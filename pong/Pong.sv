==> flow/design.v <==
`timescale 1ns / 1ps
`default_nettype none
module BallDrawer(
    input wire logic clk, reset, start,
    input wire logic [8:0] x_in,
    input wire logic [7:0] y_in,
    output logic draw, done,
    output logic [8:0] x_out,
    output logic [7:0] y_out
    );
    typedef enum logic [2:0] {START, PIXEL00, PIXEL01, PIXEL02, PIXEL03, FINISH, ERR='X} StateType;
    StateType ns, cs;
    always_ff @(posedge clk)
        cs <= ns;
    always_comb
    begin
        draw = 0;
        done = 0;
        x_out = 0;
        y_out = 0;
        ns = ERR;
        if (reset)
            ns = START;
        else
            case (cs)
                START:
                    if (start)
                        ns = PIXEL00;
                    else
                        ns = START;
                PIXEL00:
                begin
                    draw = 1;
                    x_out = x_in;
                    y_out = y_in;
                    ns = PIXEL01;
                end
                PIXEL01:
                begin
                    draw = 1;
                    x_out = x_in + 1;
                    y_out = y_in;
                    ns = PIXEL02;
                end
                PIXEL02:
                begin
                    draw = 1;
                    x_out = x_in;
                    y_out = y_in + 1;
                    ns = PIXEL03;
                end
                PIXEL03:
                begin
                    draw = 1;
                    x_out = x_in + 1;
                    y_out = y_in + 1;
                    ns = FINISH;
                end
                FINISH:
                begin
                    done = 1;
                    if (start)
                        ns = FINISH;
                    else
                        ns = START;
                end
            endcase
    end
endmodule
`timescale 1ns / 1ps
`default_nettype none
module Pong (
    input wire logic        clk,
    input wire logic        reset,
    input wire logic        LPaddleUp,
    input wire logic        LPaddleDown,
    input wire logic        RPaddleUp,
    input wire logic        RPaddleDown,
    output logic    [8:0]   vga_x,
    output logic    [7:0]   vga_y,
    output logic    [2:0]   vga_color,
    output logic            vga_wr_en,
    output logic    [7:0]   P1score, P2score
);
localparam              VGA_X_MAX = 319;
localparam              VGA_Y_MAX = 239;
localparam              PADDLE_HEIGHT = 20;
localparam              LPADDLE_X = 10;
localparam              RPADDLE_X = 310;
localparam              PADDLE_SPEED = 2;
logic           [8:0]   ballDrawX;
logic           [7:0]   ballDrawY;
logic                   ballStart, ballDone, ballDrawEn;
logic           [8:0]   lineX, lineDrawX;
logic           [7:0]   lineY, lineDrawY;
logic                   lineStart, lineDone, lineDrawEn;
logic           [8:0]   ballX;
logic           [7:0]   ballY, LPaddleY, RPaddleY;
logic                   ballMovingRight, ballMovingDown;
logic           [31:0]  timerCount;
logic                   timerDone, timerRst;
logic                   initGame, moveAndScore, erasing, invertErasing;
always_comb
    timerDone = timerCount == 1000000;   
always_ff @(posedge clk)
    if (timerRst)
        timerCount <= 0;
    else
        timerCount <= timerCount + 1;
always_ff @(posedge clk)
    if (initGame)
        erasing <= 0;
    else if (invertErasing)
        erasing <= !erasing;
    else
        erasing <= erasing;
always_ff @(posedge clk)
    if (initGame) begin
        ballX <= (VGA_X_MAX / 2);
        ballY <= (VGA_Y_MAX / 2);
    end else if (moveAndScore) begin
        if (ballMovingRight)
            ballX <= ballX + 1;
        else
            ballX <= ballX - 1;
        if (ballMovingDown)
            ballY <= ballY + 1;
        else
            ballY <= ballY - 1;
    end else begin
        ballX <= ballX;
        ballY <= ballY;
    end
always_ff @(posedge clk)
    if (initGame) begin
        LPaddleY <= (VGA_Y_MAX / 2) - (PADDLE_HEIGHT / 2);
        RPaddleY <= (VGA_Y_MAX / 2) - (PADDLE_HEIGHT / 2);
    end else if (moveAndScore) begin
        if (LPaddleUp && LPaddleY > 1)
            LPaddleY <= LPaddleY - PADDLE_SPEED;
        else if (LPaddleDown && LPaddleY < (VGA_Y_MAX - PADDLE_HEIGHT - 1))
            LPaddleY <= LPaddleY + PADDLE_SPEED;
        else
            LPaddleY <= LPaddleY;
        if (RPaddleUp && RPaddleY > 1)
            RPaddleY <= RPaddleY - PADDLE_SPEED;
        else if (RPaddleDown && RPaddleY < (VGA_Y_MAX - PADDLE_HEIGHT - 1))
            RPaddleY <= RPaddleY + PADDLE_SPEED;
        else
            RPaddleY <= RPaddleY;
    end else begin
        LPaddleY <= LPaddleY;
        RPaddleY <= RPaddleY;
    end
always_ff @(posedge clk)
    if (initGame) begin
        P1score <= 0;
        P2score <= 0;
    end else if (moveAndScore) begin
        if (ballX == 0)
            P2score <= P2score + 1;
        else
            P2score <= P2score;
        if (ballX == VGA_X_MAX - 1)
            P1score <= P1score + 1;
        else
            P1score <= P1score;
    end else begin
        P1score <= P1score;
        P2score <= P2score;
    end
always_ff @(posedge clk)
    if (initGame) begin
        ballMovingRight <= 1;
        ballMovingDown <= 1;
    end else begin
        if (ballMovingRight)
            if (((ballY - 1) >= RPaddleY && ballY <= (RPaddleY + PADDLE_HEIGHT) && ballX == RPADDLE_X - 2) || (ballX >= VGA_X_MAX - 1))
                ballMovingRight <= !ballMovingRight;
            else
                ballMovingRight <= ballMovingRight;
        else
            if (((ballY - 1) >= LPaddleY && ballY <= (LPaddleY + PADDLE_HEIGHT) && ballX == LPADDLE_X + 1) || (ballX <= 0))
                ballMovingRight <= !ballMovingRight;
            else
                ballMovingRight <= ballMovingRight;
        if (ballMovingDown)
            if (ballY >= VGA_Y_MAX - 1)
                ballMovingDown <= !ballMovingDown;
            else
                ballMovingDown <= ballMovingDown;
        else
            if (ballY <= 0)
                ballMovingDown <= !ballMovingDown;
            else
                ballMovingDown <= ballMovingDown;
    end
typedef enum logic [2:0] {INIT, BALL, PADDLE_L, PADDLE_R, MOVE, WAIT_TIMER, ERR='X} StateType;    
StateType cs, ns;
always_ff @(posedge clk)
    cs <= ns;
always_comb
begin
    initGame = 0;
    lineStart = 0;
    ballStart = 0;
    ns = ERR;
    vga_x = 0;
    vga_y = 0;
    vga_wr_en = 0;
    vga_color = 3'b111;
    lineX = 0;
    lineY = 0;
    invertErasing = 0;
    moveAndScore = 0;
    timerRst = 0;
    if (erasing)
        vga_color = 0;
    if (reset)
        ns = INIT;
    else
        case (cs)
            INIT:
            begin
                initGame = 1;
                ns = PADDLE_L;
            end
            BALL:
                if (ballDone)
                    ns = PADDLE_R;
                else begin
                    ns = BALL;
                    ballStart = 1;
                    vga_x = ballDrawX;
                    vga_y = ballDrawY;
                    vga_wr_en = ballDrawEn;
                end
            PADDLE_L:
                if (lineDone)
                    ns = BALL;
                else begin
                    ns = PADDLE_L;
                    lineStart = 1;
                    lineX = LPADDLE_X;
                    lineY = LPaddleY;
                    vga_x = lineDrawX;
                    vga_y = lineDrawY;
                    vga_wr_en = lineDrawEn;
                end
            PADDLE_R:
                if (lineDone && erasing) begin
                    ns = MOVE;
                    invertErasing = 1;
                end else if (lineDone && !erasing) begin
                    ns = WAIT_TIMER;
                    timerRst = 1;
                    invertErasing = 1;
                end else begin
                    ns = PADDLE_R;
                    lineStart = 1;
                    lineX = RPADDLE_X;
                    lineY = RPaddleY;
                    vga_x = lineDrawX;
                    vga_y = lineDrawY;
                    vga_wr_en = lineDrawEn;
                end
            MOVE:
            begin
                moveAndScore = 1;
                ns = PADDLE_L;
            end
            WAIT_TIMER:
                if  (timerDone)
                    ns = PADDLE_L;
                else
                    ns = WAIT_TIMER;
        endcase
end
BallDrawer BallDrawer_inst(
    .clk(clk),
    .reset(reset),
    .draw(ballDrawEn),
    .start(ballStart),
    .done(ballDone),
    .x_in(ballX),
    .y_in(ballY),
    .x_out(ballDrawX),
    .y_out(ballDrawY)
);
VLineDrawer VLineDrawer_inst(
    .clk(clk),
    .reset(reset),
    .start(lineStart),
    .draw(lineDrawEn),
    .done(lineDone),
    .x_in(lineX),
    .y_in(lineY),
    .x_out(lineDrawX),
    .y_out(lineDrawY),
    .height(PADDLE_HEIGHT)
);
endmodule
`timescale 1ns / 1ps
`default_nettype none
module VLineDrawer(
        input wire logic clk, reset, start,
        input wire logic [8:0] x_in,
        input wire logic [7:0] y_in, height,
        output logic draw, done,
        output logic [8:0] x_out,
        output logic [7:0] y_out
    );
    logic [7:0] q;
    logic q_reset, q_increment;
    always_ff @(posedge clk)
        if (q_reset)
            q <= 0;
        else if (q_increment)
            q <= q + 1;
        else
            q <= q;
    typedef enum logic [1:0] {START, PIXEL, FINISH, ERR='X} StateType;
    StateType ns, cs;
    always_ff @(posedge clk)
        cs <= ns;
    always_comb
    begin
        draw = 0;
        done = 0;
        x_out = 0;
        y_out = 0;
        ns = ERR;
        q_reset = 0;
        q_increment = 0;
        if (reset)
            ns = START;
        else
            case (cs)
                START:
                begin
                    q_reset = 1;
                    if (start)
                        ns = PIXEL;
                    else
                        ns = START;
                end
                PIXEL:
                begin
                    draw = 1;
                    q_increment = 1;
                    if (q < height)
                    begin
                        x_out = x_in;
                        y_out = y_in + q;
                        ns = PIXEL;
                    end
                    if (q == height - 1)
                    begin
                        done = 1;
                        ns = FINISH;
                    end
                end
                FINISH:
                    if (start)
                        ns = FINISH;
                    else
                        ns = START;
            endcase
    end
endmodule
== From RTL to reports: Pong ==
Tool output for the design above, in the order of the flow.
Lines are those of the file above, counted from 1.
Operators carry their Yosys type and port widths (W data, S select, Z words).
Cell names lack the library's common part.
A cell with -- has no value.
Set-up
  top module: Pong
  clock input: clk
  cell library: sky130hd
  corner: tt_025C_1v80

== After elaboration ==
Counts by Yosys on the flattened word-level netlist (proc, flatten, opt, wreduce; memories kept). Register bits leave out memories and registers merged into their read ports (data or address). Print and check cells are left out. Cells with the same type and inputs are merged into one.
Bit counts
  register bits after elaboration: 100
  bits of input ports: 6
  cells after elaboration: 176
Operators by class
  add/subtract/negate cells: 15
  magnitude comparators: 13
  equality and inequality tests: 17
  mux-type cells: 86
  reductions and logical operators: 31
Operators by type and width (count)
  $mux W8: 16
  $mux W9: 9
  $ge A32 B8 Y1: 2
  $mux W1: 41
  $add A32 B1 Y32 const B: 1
  $eq A32 B20 Y1 const B: 1
  $add A8 B1 Y8 const B: 4
  $pmux W8 S2: 2
  $pmux W9 S3: 1
  $pmux W8 S3: 1
  $add A8 B5 Y9 const B: 2
  $le A8 B9 Y1: 2
  $eq A9 B9 Y1 const B: 2
  $pmux W9 S2: 1
  $pmux W3 S6: 1
  $gt A8 B1 Y1 const B: 2
  $add A8 B2 Y8 const B: 2
  $sub A8 B2 Y8 const B: 2
  $lt A8 B8 Y1 const B: 2
  $pmux W3 S5: 1
  $mux W3: 5
  $eq A3 B2 Y1 const B: 4
  $eq A3 B3 Y1 const B: 4
  $logic_and A1 B1 Y1: 10
  $reduce_or A2 Y1: 5
  $mux W2: 5
  $sub A8 B1 Y9 const B: 1
  $add A9 B1 Y9 const B: 1
Not listed: further kinds 23, cells in them 32.

== Longest topological paths ==
Depth = most cells in a row (Yosys ltp): at word level without a register or memory, in the mapped netlist without a sequential cell, where the memories' decode and read muxes count.
Depth
  depth in word-level cells: 16
  ABC_AREA: 0
  mapped depth: 12
  mapped depth without buffers: 12

== Netlist ==
Yosys stat after the flow's synthesis: flattened, memories mapped to cells. It holds for the ABC_AREA given above (unset counts as 0); a run with the other value may have another netlist.
Synthesis totals
  cell count: 902
  chip area (Yosys): 7088.0 um^2
  flip-flop cells: 105
Cells by type
  dfxtp_1: count 105, area in all 2.1E+03 um^2
  ha_1: count 60, area in all 750.72 um^2
  nor2_1: count 124, area in all 465.446 um^2
  xor2_1: count 41, area in all 359.094 um^2
  xnor2_1: count 40, area in all 350.336 um^2
  nand2_1: count 80, area in all 300.288 um^2
  a21oi_1: count 57, area in all 285.274 um^2
  o21ai_0: count 53, area in all 265.254 um^2
  nand3_1: count 42, area in all 210.202 um^2
  a22oi_1: count 21, area in all 157.651 um^2
  inv_1: count 42, area in all 157.651 um^2
  nand4_1: count 24, area in all 150.144 um^2
  clkbuf_1: count 32, area in all 120.115 um^2
  nor3_1: count 21, area in all 105.101 um^2
  nor2b_1: count 12, area in all 75.072 um^2
  nand2b_1: count 11, area in all 68.816 um^2
  nor4_1: count 11, area in all 68.816 um^2
  o211ai_1: count 9, area in all 67.565 um^2
Other cell types: 46; their cells: 117.
The figures by module come from a second, unflattened synthesis with its own total; it is not the netlist above.
Unflattened totals
  cell total of the unflattened synthesis: 979
  area (unflattened synthesis): 7815.0 um^2
Rows give one instance, submodules left out.
Modules
  Pong: instances 1, cells 727, area 5853.1 um^2, sequential area 1761.7 um^2
  VLineDrawer: instances 1, cells 150, area 1222.4 um^2, sequential area 220.2 um^2
  BallDrawer: instances 1, cells 102, area 739.5 um^2, sequential area 120.1 um^2

== Timing after synthesis ==
Source: OpenSTA report_checks on the synthesized netlist (no wires, ideal clock, input and output delay 20% of the period each), path of least setup slack; recovery checks are left aside. Register names are those of the netlist, which keeps one name where synthesis merged equal registers.
Timing path post-synthesis
  path kind: input to output
  from: input port reset
  to: output port vga_y[6]
  clock period: 3.98 ns
  output delay: 0.796 ns
  time at the first pin: 0.796 ns
  arrival time: 2.841 ns
  required time: 3.184 ns
  setup slack: 0.343 ns
  path delay: 2.045 ns
  stages on the path: 11
  buffers on the path: 1
  synthesis period reached: 3.637 ns
"path delay" = arrival - input delay + setup time.
A path that ends at an output port has no setup time.
"stages on the path": output pins that drive a net of the path, with the launching flip-flop's if there is one; two outputs of one cell count as two.
"synthesis period reached" = period - worst setup slack (recovery checks aside). The figure is calculated, with input and output delays left at 20% of the set period.
The rows between start and end are the longest chain of elaborated cells between them; the timing report does not say that the signal goes this way. Where chains are equally long, one stands for them.
Each line given opens the expression or statement behind the cell; cells for indexed reads and writes are added by Yosys, which also makes memories of some case tables.
On the way, post-synthesis
  cell sequence: clkbuf_1 -> nor2_1 -> nand2_1 -> inv_1 -> ha_1 -> fa_1 -> a21o_1 -> a21oi_1 -> o21ai_0 -> xnor2_1 -> o22ai_1
  length of the longest elaborated chain: 13
RTL lines, path post-synthesis
  start, declared: RTL line 74  | input wire logic        reset,
  $mux W1: RTL line 335  | if (reset)
  $logic_and A1 B1 Y1: RTL line 254  | end else if (lineDone && !erasing) begin
  $mux W8: RTL line 254
  $mux W8: RTL line 251  | if (lineDone && erasing) begin
  $pmux W8 S2: RTL line 222  | case (cs)
  $mux W8: RTL line 219  | if (reset)
  $add A8 B8 Y8: RTL line 354  | y_out = y_in + q;
  $mux W8: RTL line 351  | if (q < height)
  $mux W8: RTL line 338  | case (cs)
  $mux W8: RTL line 254
  $mux W8: RTL line 251
  $pmux W8 S3: RTL line 222
  $mux W8: RTL line 219
  end, declared: RTL line 80  | output logic    [7:0]   vga_y,

== Worst path after layout ==
From the final timing report of entry A: the path of least setup slack in the routed layout; clock arrival at registers is part of the times.
Timing path post-layout
  path kind: input to output
  from: input port reset
  to: output port vga_y[2]
  clock period: 4.39 ns
  output delay: 0.88 ns
  time at the first pin: 0.88 ns
  arrival time: 3.34 ns
  required time: 3.51 ns
  setup slack: 0.17 ns
  stages on the path: 11
  buffers on the path: 3
The rows between start and end are the longest chain of elaborated cells between them; the timing report does not say that the signal goes this way. Where chains are equally long, one stands for them.
On the way, post-layout
  cell sequence: clkdlybuf4s50_1 -> nor2_2 -> nand2_2 -> inv_1 -> ha_1 -> fa_1 -> buf_4 -> xor2_1 -> a22oi_1 -> nor2_1 -> clkdlybuf4s50_1
  length of the longest elaborated chain: 13
RTL lines, path post-layout
  start, declared: RTL line 74  | input wire logic        reset,
  $mux W1: RTL line 335  | if (reset)
  $logic_and A1 B1 Y1: RTL line 254  | end else if (lineDone && !erasing) begin
  $mux W8: RTL line 254
  $mux W8: RTL line 251  | if (lineDone && erasing) begin
  $pmux W8 S2: RTL line 222  | case (cs)
  $mux W8: RTL line 219  | if (reset)
  $add A8 B8 Y8: RTL line 354  | y_out = y_in + q;
  $mux W8: RTL line 351  | if (q < height)
  $mux W8: RTL line 338  | case (cs)
  $mux W8: RTL line 254
  $mux W8: RTL line 251
  $pmux W8 S3: RTL line 222
  $mux W8: RTL line 219
  end, declared: RTL line 80  | output logic    [7:0]   vga_y,

Stored flow runs of Pong (2 of them; Yosys, OpenROAD, sky130hd). They differ in their settings and are not a sequence. Constraints: input delay and output delay 20% of the set period each, output load 0.01 pF.
"worst setup path time (ns)": the worst setup path's part of the clock period (all of it between registers, 20% less for each end at a port) less its slack. A launch clock that arrives late makes it longer, a capture clock that arrives late makes it shorter.

settings of entry A
{
  "period_ns": 4.39,
  "CORE_UTILIZATION": 43,
  "PLACE_DENSITY": 0.53,
  "CORE_MARGIN": 3,
  "CELL_PAD_IN_SITES_DETAIL_PLACEMENT": 0,
  "GPL_ROUTABILITY_DRIVEN": 1,
  "CTS_CLUSTER_SIZE": 78,
  "CTS_CLUSTER_DIAMETER": 44,
  "CAP_MARGIN": 20,
  "MIN_ROUTING_LAYER": "met1",
  "MAX_ROUTING_LAYER": "met5",
  "SLEW_MARGIN": 20
}
report of entry A
yosys chip area after synthesis (um^2): 7088.0
finish__design__die__area: 18060.7
finish__design__instance__area__stdcell: 8141.6
finish__timing__setup__ws: 0.174
finish__timing__setup__tns: 0.000
finish__timing__hold__ws: 0.441
worst setup path time (ns): 2.46
worst setup path kind: input to output

settings of entry B
{
  "period_ns": 4.73,
  "CORE_UTILIZATION": 66,
  "PLACE_DENSITY_LB_ADDON": 0.1,
  "CELL_PAD_IN_SITES_DETAIL_PLACEMENT": 2,
  "TNS_END_PERCENT": 85,
  "GPL_ROUTABILITY_DRIVEN": 0,
  "CTS_CLUSTER_SIZE": 28,
  "CTS_CLUSTER_DIAMETER": 273,
  "CAP_MARGIN": 20,
  "CORE_MARGIN": 2,
  "SLEW_MARGIN": 20
}
report of entry B: did not finish, place, DPL-0033
